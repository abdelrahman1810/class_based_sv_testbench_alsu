==> flow/design.v <==
module ALSU(A, B, cin, serial_in, red_op_A, red_op_B, opcode, bypass_A, bypass_B, clk, rst, direction, leds, out);
parameter INPUT_PRIORITY = "A";
parameter FULL_ADDER = "ON";
input clk, rst, cin, red_op_A, red_op_B, bypass_A, bypass_B, direction, serial_in;
input [2:0] opcode;
input signed [2:0] A, B;
output reg [15:0] leds;
output reg [5:0] out;
reg cin_reg, red_op_A_reg, red_op_B_reg, bypass_A_reg, bypass_B_reg, direction_reg, serial_in_reg;
reg [2:0] opcode_reg, A_reg, B_reg;
wire invalid_red_op, invalid_opcode, invalid;
assign invalid_red_op = (red_op_A_reg | red_op_B_reg) & (opcode_reg[1] | opcode_reg[2]);
assign invalid_opcode = opcode_reg[1] & opcode_reg[2];  
assign invalid = invalid_red_op | invalid_opcode;
always @(posedge clk or posedge rst) begin
  if(rst) begin
    leds <= 0;
    out <= 0;
    cin_reg <= 0;
    red_op_B_reg <= 0;
    red_op_A_reg <= 0;
    bypass_B_reg <= 0;
    bypass_A_reg <= 0;
    direction_reg <= 0;
    serial_in_reg <= 0;
    A_reg <= 0;
    B_reg <= 0;
  end
  else begin
    if (invalid && !bypass_A_reg && !bypass_B_reg)  
      leds <= ~leds;
    else
      leds <= 0;
    cin_reg <= cin;
    red_op_B_reg <= red_op_B;
    red_op_A_reg <= red_op_A;
    bypass_B_reg <= bypass_B;
    bypass_A_reg <= bypass_A;
    direction_reg <= direction;
    serial_in_reg <= serial_in;
    opcode_reg <= opcode;
    A_reg <= A;
    B_reg <= B;
    if (bypass_A_reg && bypass_B_reg)
      out <= (INPUT_PRIORITY == "A")? A_reg: B_reg;
    else if (bypass_A_reg)
      out <= A_reg;
    else if (bypass_B_reg)
      out <= B_reg;
    else if (invalid) 
        out <= 0;
    else begin
        case (opcode_reg)  
          3'h0: begin  
            if (red_op_A_reg && red_op_B_reg)
              out = (INPUT_PRIORITY == "A")? |A_reg: |B_reg;  
            else if (red_op_A_reg) 
              out <= |A_reg;  
            else if (red_op_B_reg)
              out <= |B_reg;  
            else 
              out <= A_reg | B_reg;  
          end
          3'h1: begin  
            if (red_op_A_reg && red_op_B_reg)
              out <= (INPUT_PRIORITY == "A")? ^A_reg: ^B_reg;
            else if (red_op_A_reg) 
              out <= ^A_reg;
            else if (red_op_B_reg)
              out <= ^B_reg;
            else 
              out <= A_reg ^ B_reg;
          end
          3'h2: begin
            if (FULL_ADDER == "ON")
              out <= A_reg + B_reg + cin_reg;
            else
              out <= A_reg + B_reg;
          end
          3'h3: out <= A_reg * B_reg;
          3'h4: begin
            if (direction_reg)
              out <= {out[4:0], serial_in_reg};
            else
              out <= {serial_in_reg, out[5:1]};
          end
          3'h5: begin
            if (direction_reg)
              out <= {out[4:0], out[5]};
            else
              out <= {out[0], out[5:1]};
          end
        endcase
    end 
  end
end
endmodule
# [Reports on ALSU]
# Tool output for the design above, in the order of the flow.
# Line numbers count from 1 in the design file above.
# Operators carry their Yosys type and port widths (W data, S select, Z words).
# Library cell names are shortened.
# Not given: -
[setup] top_module="ALSU" clock_port="clk" library="sky130hd" pvt_corner="tt_025C_1v80"

# [Word level]
# Source: Yosys, flattened and elaborated, memories not mapped. Widths are those after wreduce. Registers that Yosys merges into a memory's read port (data or address) are not register bits. Print and check cells do not count. Equal cells are merged and count once.
[bits] input_bits=18 elab_cells=54 reg_bits=38 out_inout_bits=22
[classes] add_sub_neg=2 reduce_logical=12 equal=5 n_mux=14 logic=8 multipliers=1
[op_table] op="$pmux W6 S6" n=1
[op_table] op="$mux W6" n=6
[op_table] op="$mul A3 B3 Y6" n=1
[op_table] op="$mux W3" n=6
[op_table] op="$not A16 Y16" n=1
[op_table] op="$mux W16" n=1
[op_table] op="$reduce_bool A10 Y1" n=1
[op_table] op="$eq A3 B2 Y1 const B" n=2
[op_table] op="$eq A3 B3 Y1 const B" n=2
[op_table] op="$reduce_or A3 Y1" n=2
[op_table] op="$reduce_xor A3 Y1" n=2
[op_table] op="$add A4 B1 Y5" n=1
[op_table] op="$logic_and A1 B1 Y1" n=4
[op_table] op="$add A3 B3 Y4" n=1
[op_table] op="$or A1 B1 Y1" n=3
[op_table] op="$eq A3 B1 Y1 const B" n=1
[op_table] op="$or A3 B3 Y3" n=1
[op_table] op="$xor A3 B3 Y3" n=1
[op_table] op="$logic_not A3 Y1" n=1
[op_table] op="$and A1 B1 Y1" n=2
[op_table] op="$logic_not A1 Y1" n=2

# [Logic depth]
# Yosys ltp: most cells in a row. Word level: on the elaborated netlist, between registers, memories and ports. Mapped: between sequential cells and ports; inverters and the memories' decode and read muxes count.
[logic_depth] depth_word=9 abc_area=0 depth_mapped=9 mapped_depth_nobuf=9

# [Mapped cells and area]
# Source: synth_stat.txt of the flow (Yosys; design flattened, memories mapped). It holds for the ABC_AREA given above (unset counts as 0); a run with the other value may have another netlist.
[synth_totals] flip_flops=38 seqArea_um2=965.9 mapped_cells=173 buffers=6 mapped_area_um2=1891.8
[types] cell_type="dfrtp_1" n=35 type_area_um2=875.84
[types] cell_type="ha_1" n=15 type_area_um2=187.68
[types] cell_type="nor2_1" n=30 type_area_um2=112.608
[types] cell_type="edfxtp_1" n=3 type_area_um2=90.086
[types] cell_type="fa_1" n=3 type_area_um2=60.058
[types] cell_type="xnor2_1" n=5 type_area_um2=43.792
[types] cell_type="mux2i_1" n=4 type_area_um2=40.038
[types] cell_type="nor2b_1" n=6 type_area_um2=37.536
[types] cell_type="inv_1" n=9 type_area_um2=33.782
[types] cell_type="nand2_1" n=9 type_area_um2=33.782
[types] cell_type="a21oi_1" n=6 type_area_um2=30.029
[types] cell_type="o22a_1" n=3 type_area_um2=26.275
[types] cell_type="buf_2" n=5 type_area_um2=25.024
[types] cell_type="a22oi_1" n=3 type_area_um2=22.522
[types] cell_type="mux2_2" n=2 type_area_um2=22.522
[types] cell_type="nand2b_1" n=3 type_area_um2=18.768
[types] cell_type="o22ai_1" n=3 type_area_um2=18.768
[types] cell_type="a21o_1" n=2 type_area_um2=15.014
# Other cell types: 21; their cells: 27.

# [Worst setup path after synthesis]
# Path of least setup slack by OpenSTA after synthesis, without wires, with an ideal clock, recovery checks aside; 20% of the period is set as input and as output delay. Where synthesis merged equal registers, the netlist keeps one of their names.
[synth_path] path_type="register to register" from="register A_reg[1]" to="register out[3]" launch_ns=0.000 required_time_ns=3.918 path_stages=9 arrival_time_ns=2.104 path_delay_ns=2.176 path_buffers=0 setup_ns=0.072 setup_slack_ns=1.814 clock_period_ns=3.99 period_less_setup_slack_ns=2.176
# "path_delay_ns" = arrival - input delay + setup time.
# "path_stages": output pins that drive a net of the path, with the launching flip-flop's if there is one; two outputs of one cell count as two.
# "period_less_setup_slack_ns" = period - worst setup slack (recovery checks aside). The figure is calculated, with input and output delays left at 20% of the set period.
# Between the ends stands the longest chain of elaborated cells between them, by number of cells; it is not shown to be the way that was timed. Of several equally long chains one is given.
# Each line given opens the expression or statement behind the cell; cells for indexed reads and writes are added by Yosys, which also makes memories of some case tables.
# At most two assigning lines are given for a register; there are more.
[synth_between] path_cell_list="dfrtp_1 ha_1 xnor2_1 ha_1 ha_1 fa_1 nor2b_1 o32a_1 nor2_1" elab_chain_cells=7 cells_between=8 lines_between=7 cone_classes="add/sub (2); mul (1); mux (5)"
[synth_rtl] element="start: declaration" line=10 text="reg [2:0] opcode_reg, A_reg, B_reg;"
[synth_rtl] element="start: assignment" line=26 text="A_reg <= 0;"
[synth_rtl] element="start: assignment" line=42 text="A_reg <= A;"
[synth_rtl] element="$add A3 B3 Y4" line=76 text="out <= A_reg + B_reg + cin_reg;"
[synth_rtl] element="$add A4 B1 Y5" line=76
[synth_rtl] element="$pmux W6 S6" line=53 text="case (opcode_reg)"
[synth_rtl] element="$mux W6" line=50 text="else if (invalid)"
[synth_rtl] element="$mux W6" line=48 text="else if (bypass_B_reg)"
[synth_rtl] element="$mux W6" line=46 text="else if (bypass_A_reg)"
[synth_rtl] element="$mux W6" line=44 text="if (bypass_A_reg && bypass_B_reg)"
[synth_rtl] element="end: assignment" line=45 text="out <= (INPUT_PRIORITY == \"A\")? A_reg: B_reg;"
[synth_rtl] element="end: assignment" line=47 text="out <= A_reg;"
[synth_rtl] element="end: declaration" line=8 text="output reg [5:0] out;"

# [Timing after layout]
# Path of least setup slack in the final report of entry A (OpenROAD, finished layout, wires in). Where an end is a register, its clock arrival counts in the times.
[layout_path] path_type="register to register" from="register B_reg[1]" to="register out[3]" path_buffers=0 path_stages=9 launch_ns=0.27 clock_period_ns=2.76 required_time_ns=2.97 arrival_time_ns=2.37 setup_ns=0.07 setup_slack_ns=0.60
# Between the ends stands the longest chain of elaborated cells between them, by number of cells; it is not shown to be the way that was timed. Of several equally long chains one is given.
# At most two assigning lines are given for a register; there are more.
[layout_between] path_cell_list="dfrtp_2 ha_4 xnor2_2 ha_1 ha_2 fa_1 nor2b_1 o32a_1 nor2_1" elab_chain_cells=7 cells_between=8 lines_between=7 cone_classes="add/sub (2); mul (1); mux (5)"
[layout_rtl] element="start: declaration" line=10 text="reg [2:0] opcode_reg, A_reg, B_reg;"
[layout_rtl] element="start: assignment" line=27 text="B_reg <= 0;"
[layout_rtl] element="start: assignment" line=43 text="B_reg <= B;"
[layout_rtl] element="$add A3 B3 Y4" line=76 text="out <= A_reg + B_reg + cin_reg;"
[layout_rtl] element="$add A4 B1 Y5" line=76
[layout_rtl] element="$pmux W6 S6" line=53 text="case (opcode_reg)"
[layout_rtl] element="$mux W6" line=50 text="else if (invalid)"
[layout_rtl] element="$mux W6" line=48 text="else if (bypass_B_reg)"
[layout_rtl] element="$mux W6" line=46 text="else if (bypass_A_reg)"
[layout_rtl] element="$mux W6" line=44 text="if (bypass_A_reg && bypass_B_reg)"
[layout_rtl] element="end: assignment" line=45 text="out <= (INPUT_PRIORITY == \"A\")? A_reg: B_reg;"
[layout_rtl] element="end: assignment" line=47 text="out <= A_reg;"
[layout_rtl] element="end: declaration" line=8 text="output reg [5:0] out;"

Wiki page: ALSU / flow data

Settings and measured results of 2 stored flow runs for module ALSU (sky130hd), not sorted in any way. The constraints put input and output delay at 20% of the set period each and load the outputs with 0.01 pF.

[flow] entry A: files
==> flow/run.sh <==
#!/bin/bash
# the make line also repeats the synthesis and layout settings of config.mk as NAME=value (left out here)
make -C /OpenROAD-flow-scripts/flow DESIGN_CONFIG=/design/flow/config.mk WORK_HOME=/design/flow/orfs CLKGATE_MAP_FILE= finish
==> flow/config.mk <==
export PLATFORM = sky130hd
export DESIGN_NAME = ALSU
export DESIGN_NICKNAME = ALSU
export VERILOG_FILES = /design/flow/design.v
export SDC_FILE = /design/flow/constraint.sdc
export NUM_CORES = 4
export LEC_CHECK = 0
export CAP_MARGIN = 20
export CELL_PAD_IN_SITES_GLOBAL_PLACEMENT = 2
export CORE_MARGIN = 2
export CORE_UTILIZATION = 19
export CTS_CLUSTER_DIAMETER = 256
export MIN_ROUTING_LAYER = met1
export PLACE_DENSITY_LB_ADDON = 0.17
export SETUP_SLACK_MARGIN = 0.61
export SLEW_MARGIN = 30
export TNS_END_PERCENT = 20
==> flow/constraint.sdc <==
create_clock -name core_clock -period 2.76 [get_ports {clk}]
set_input_delay 0.5520 -clock core_clock [delete_from_list [all_inputs] [get_ports {clk}]]
set_output_delay 0.5520 -clock core_clock [all_outputs]
set_load 0.01 [all_outputs]

[flow] entry A: metrics
[metrics] synth_chip_area_um2 = 1891.8
[metrics] ws_hold_ns = 0.428
[metrics] design_die_area_um2 = 10771.3
[metrics] final_cell_area_um2 = 2565.0
[metrics] fin_ws_ns = 0.601

[flow] entry B: files
==> flow/run.sh <==
#!/bin/bash
# the make line also repeats the synthesis and layout settings of config.mk as NAME=value (left out here)
make -C /OpenROAD-flow-scripts/flow DESIGN_CONFIG=/design/flow/config.mk WORK_HOME=/design/flow/orfs CLKGATE_MAP_FILE= finish
==> flow/config.mk <==
export PLATFORM = sky130hd
export DESIGN_NAME = ALSU
export DESIGN_NICKNAME = ALSU
export VERILOG_FILES = /design/flow/design.v
export SDC_FILE = /design/flow/constraint.sdc
export NUM_CORES = 4
export LEC_CHECK = 0
export ABC_AREA = 0
export CAP_MARGIN = 20
export CELL_PAD_IN_SITES_GLOBAL_PLACEMENT = 3
export CORE_MARGIN = 2
export CORE_UTILIZATION = 31
export GPL_ROUTABILITY_DRIVEN = 0
export MAX_ROUTING_LAYER = met4
export PLACE_DENSITY_LB_ADDON = 0.21
export SLEW_MARGIN = 20
==> flow/constraint.sdc <==
create_clock -name core_clock -period 4.01 [get_ports {clk}]
set_input_delay 0.8020 -clock core_clock [delete_from_list [all_inputs] [get_ports {clk}]]
set_output_delay 0.8020 -clock core_clock [all_outputs]
set_load 0.01 [all_outputs]

[flow] entry B: metrics
[metrics] synth_chip_area_um2 = 1891.8
[metrics] final_cell_area_um2 = 2489.9
[metrics] fin_ws_ns = 1.683
[metrics] ws_hold_ns = 0.424
[metrics] design_die_area_um2 = 6743.7
